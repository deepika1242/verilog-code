==> flow/design.v <==
module updown_counter( 
  input clk,reset,updown,
output reg [7:0] count);
always @(posedge clk, negedge reset)
  begin
if (!reset)
  begin
count <= 2'b0;
end
else if (updown)
  begin
count <= count + 1;
end
else
  begin
count <= count - 1;
end
end
endmodule
== Tool chain data of updown_counter ==
The steps from the RTL of updown_counter to its reports follow in flow order.
Line numbers count from 1 in the design file above.
Library cell names are shortened.
A cell with n/a has no value.

* Design top: updown_counter
* Clock port: clk
* Library: sky130hd
* Library corner: tt_025C_1v80

== Elaborated design ==
Source: Yosys, flattened and elaborated, memories not mapped. Widths are those after wreduce; folded enables and synchronous resets count as part of the registers. Registers that Yosys merges into a memory's read port (data or address) are not register bits. Print and check cells do not count. Equal cells are merged and count once.

* $add $sub $neg: 2
* Mux-type cells: 1

{| class="wikitable"
|+ Operator list
! operator !! count
|-
| 8-bit by 1-bit adder with 8-bit output (second input constant) || 1
|-
| 8-bit by 1-bit subtractor with 8-bit output (second input constant) || 1
|-
| 8-bit 2-to-1 mux || 1
|}

* Flip-flop bits (word level): 8
* Input bits: 3
* Output and inout port bits: 8
* Word-level cells: 4

== Longest topological paths ==
Longest topological path by Yosys (ltp), each cell counted once; first at word level (registers and memories cut), then after technology mapping (sequential cells cut; the memories' decode and read muxes count).

* Depth after elaboration: 2
* ABC_AREA: 0
* Depth in mapped cells: 6
* Depth with buffers taken out: 6

== Netlist ==
Yosys stat after the flow's synthesis: flattened, memories mapped to cells. It holds for the ABC_AREA given above (unset counts as 0); a run with the other value may have another netlist.

{| class="wikitable"
|+ Cell types
! cell type !! count !! total area (µm²)
|-
| dfrtp_1 || 8 || 200.192
|-
| ha_1 || 6 || 75.072
|-
| xnor2_1 || 5 || 43.792
|-
| a21oi_1 || 5 || 25.024
|-
| fa_1 || 1 || 20.019
|-
| a41oi_2 || 1 || 16.266
|-
| a211oi_2 || 1 || 12.512
|-
| inv_1 || 3 || 11.261
|-
| nand2_1 || 3 || 11.261
|-
| nor2_1 || 3 || 11.261
|-
| o21ai_0 || 2 || 10.01
|-
| xor2_1 || 1 || 8.758
|-
| a211oi_1 || 1 || 7.507
|-
| a21o_1 || 1 || 7.507
|-
| o211ai_1 || 1 || 7.507
|-
| o21bai_1 || 1 || 7.507
|-
| nor2b_1 || 1 || 6.256
|}

* Standard cells after synthesis: 44
* Chip area (Yosys): 0.0004817 mm²
* Sequential part of the area: 0.0002002 mm²
* Mapped flip-flops: 8
* Buffer cells: 0

== Worst setup path after synthesis ==
Path of least setup slack by OpenSTA after synthesis, without wires, with an ideal clock, recovery checks aside; 20% of the period is set as input and as output delay. Where synthesis merged equal registers, the netlist keeps one of their names.

* Path type: reg-to-reg
* Start point: reg count[0]
* End point: reg count[6]
* Period: 1.62 ns
* Setup time: 0.080 ns
* Launch time at the first pin: 0.000 ns
* Arrival time: 1.461 ns
* Data required time: 1.540 ns
* Setup slack: 0.079 ns
* Delay of the path: 1.541 ns
* Driving pins on the path: 6
* Buffers on the path: 0
* Synthesis period reached: 1.541 ns

"delay of the path" is the arrival time less input delay plus setup time.
"driving pins on the path" counts driving pins, that of a launching flip-flop among them; a cell with two outputs on the path counts twice.
"synthesis period reached" = period - worst setup slack (recovery checks aside). The figure is calculated, with input and output delays left at 20% of the set period.
The rows between start and end are the longest chain of elaborated cells between them; the timing report does not say that the signal goes this way. Where chains are equally long, one stands for them.
Each line given opens the expression or statement behind the cell; cells for indexed reads and writes are added by Yosys, which also makes memories of some case tables.
A register here has more assigning lines than the two given.

* Cells stage by stage: dfrtp_1 > fa_1 > a21oi_1 > o211ai_1 > a21oi_1 > xnor2_1
* Length of the longest elaborated chain: 2
* Elaborated cells between the ends (all ways): 3
* Source lines of those cells: 3
* Those cells by class: add/sub (2); mux (1)

{| class="wikitable"
|+ Ends and longest elaborated chain, after synthesis
! item !! line !! RTL
|-
| start, declared || 3 || <nowiki>output reg [7:0] count);</nowiki>
|-
| start, assigned || 12 || <nowiki>count <= count + 1;</nowiki>
|-
| start, assigned || 16 || <nowiki>count <= count - 1;</nowiki>
|-
| 8-bit by 1-bit subtractor with 8-bit output || 16 ||
|-
| 8-bit 2-to-1 mux || 10 || <nowiki>else if (updown)</nowiki>
|-
| end, assigned || 12 ||
|-
| end, assigned || 16 ||
|-
| end, declared || 3 ||
|}

== Worst path after layout ==
From the final timing report of run 1: the path of least setup slack in the routed layout; clock arrival at registers is part of the times.

* Path type: reg-to-output
* Start point: reg count[6]
* End point: out count[6]
* Period: 1.75 ns
* External output delay: 0.35 ns
* Launch time at the first pin: 0.24 ns
* Arrival time: 1.24 ns
* Data required time: 1.40 ns
* Setup slack: 0.16 ns
* Driving pins on the path: 2
* Buffers on the path: 1

A register here has more assigning lines than the two given.

* Cells stage by stage: dfrtp_1 > clkdlybuf4s50_1
* Length of the longest elaborated chain: 0
* Elaborated cells between the ends (all ways): 0
* Source lines of those cells: 0

{| class="wikitable"
|+ Ends and longest elaborated chain, post-layout
! item !! line !! RTL
|-
| start, declared || 3 || <nowiki>output reg [7:0] count);</nowiki>
|-
| start, assigned || 12 || <nowiki>count <= count + 1;</nowiki>
|-
| start, assigned || 16 || <nowiki>count <= count - 1;</nowiki>
|-
| end, declared || 3 ||
|}

2 stored runs of updown_counter in the flow (synthesis by Yosys, layout by OpenROAD, sky130hd cells), in arbitrary order. Constraints: input delay and output delay 20% of the set period each, output load 0.01 pF.
"achieved clock period" = clock period - worst setup slack. The figure is calculated, with input and output delays left at 20% of the set period.
"critical setup path time": the worst setup path's part of the clock period (all of it between registers, 20% less for each end at a port) less its slack. A launch clock that arrives late makes it longer, a capture clock that arrives late makes it shorter.
"total design power" is the tool's figure for a default switching activity; nothing was simulated.

=== Run 1 ===
{| class="wikitable"
! Setting !! Value
|-
| period_ns || 1.75
|-
| CORE_UTILIZATION || 49
|-
| SETUP_SLACK_MARGIN || 0.14
|-
| PLACE_DENSITY || 0.39
|-
| CORE_MARGIN || 2
|-
| TNS_END_PERCENT || 10
|-
| CTS_CLUSTER_SIZE || 85
|-
| CAP_MARGIN || 10
|-
| MAX_ROUTING_LAYER || met4
|-
| SLEW_MARGIN || 20
|-
! Result !! Value
|-
| Achieved clock period || 1.589 ns
|-
| Total design power || 1505 µW
|-
| Cell area after synthesis || 0.0004817 mm²
|-
| Setup total negative slack || 0.000 ns
|-
| Utilization in the final report || 82.6%
|-
| Area inside the die boundary || 0.00125 mm²
|-
| Standard-cell area after layout || 0.000762 mm²
|-
| Setup slack of the worst path || 0.161 ns
|-
| Critical setup path time || 1.24 ns
|-
| Class of the worst setup path || reg-to-output
|}

=== Run 2 ===
{| class="wikitable"
! Setting !! Value
|-
| period_ns || 1.64
|-
| CORE_UTILIZATION || 30
|-
| PLACE_DENSITY_LB_ADDON || 0.28
|-
| CORE_ASPECT_RATIO || 0.89
|-
| CORE_MARGIN || 10
|-
| CELL_PAD_IN_SITES_GLOBAL_PLACEMENT || 0
|-
| ABC_AREA || 1
|-
| GPL_TIMING_DRIVEN || 0
|-
| CTS_CLUSTER_SIZE || 19
|-
| SLEW_MARGIN || 40
|-
| MAX_ROUTING_LAYER || met5
|-
| CAP_MARGIN || 20
|-
! Result !! Value
|-
| Achieved clock period || 1.540 ns
|-
| Total design power || 1332 µW
|-
| Cell area after synthesis || 0.000528 mm²
|-
| Setup total negative slack || 0.000 ns
|-
| Utilization in the final report || 40.7%
|-
| Area inside the die boundary || 0.0038408 mm²
|-
| Standard-cell area after layout || 0.0006844 mm²
|-
| Setup slack of the worst path || 0.100 ns
|-
| Critical setup path time || 1.21 ns
|-
| Class of the worst setup path || reg-to-output
|}
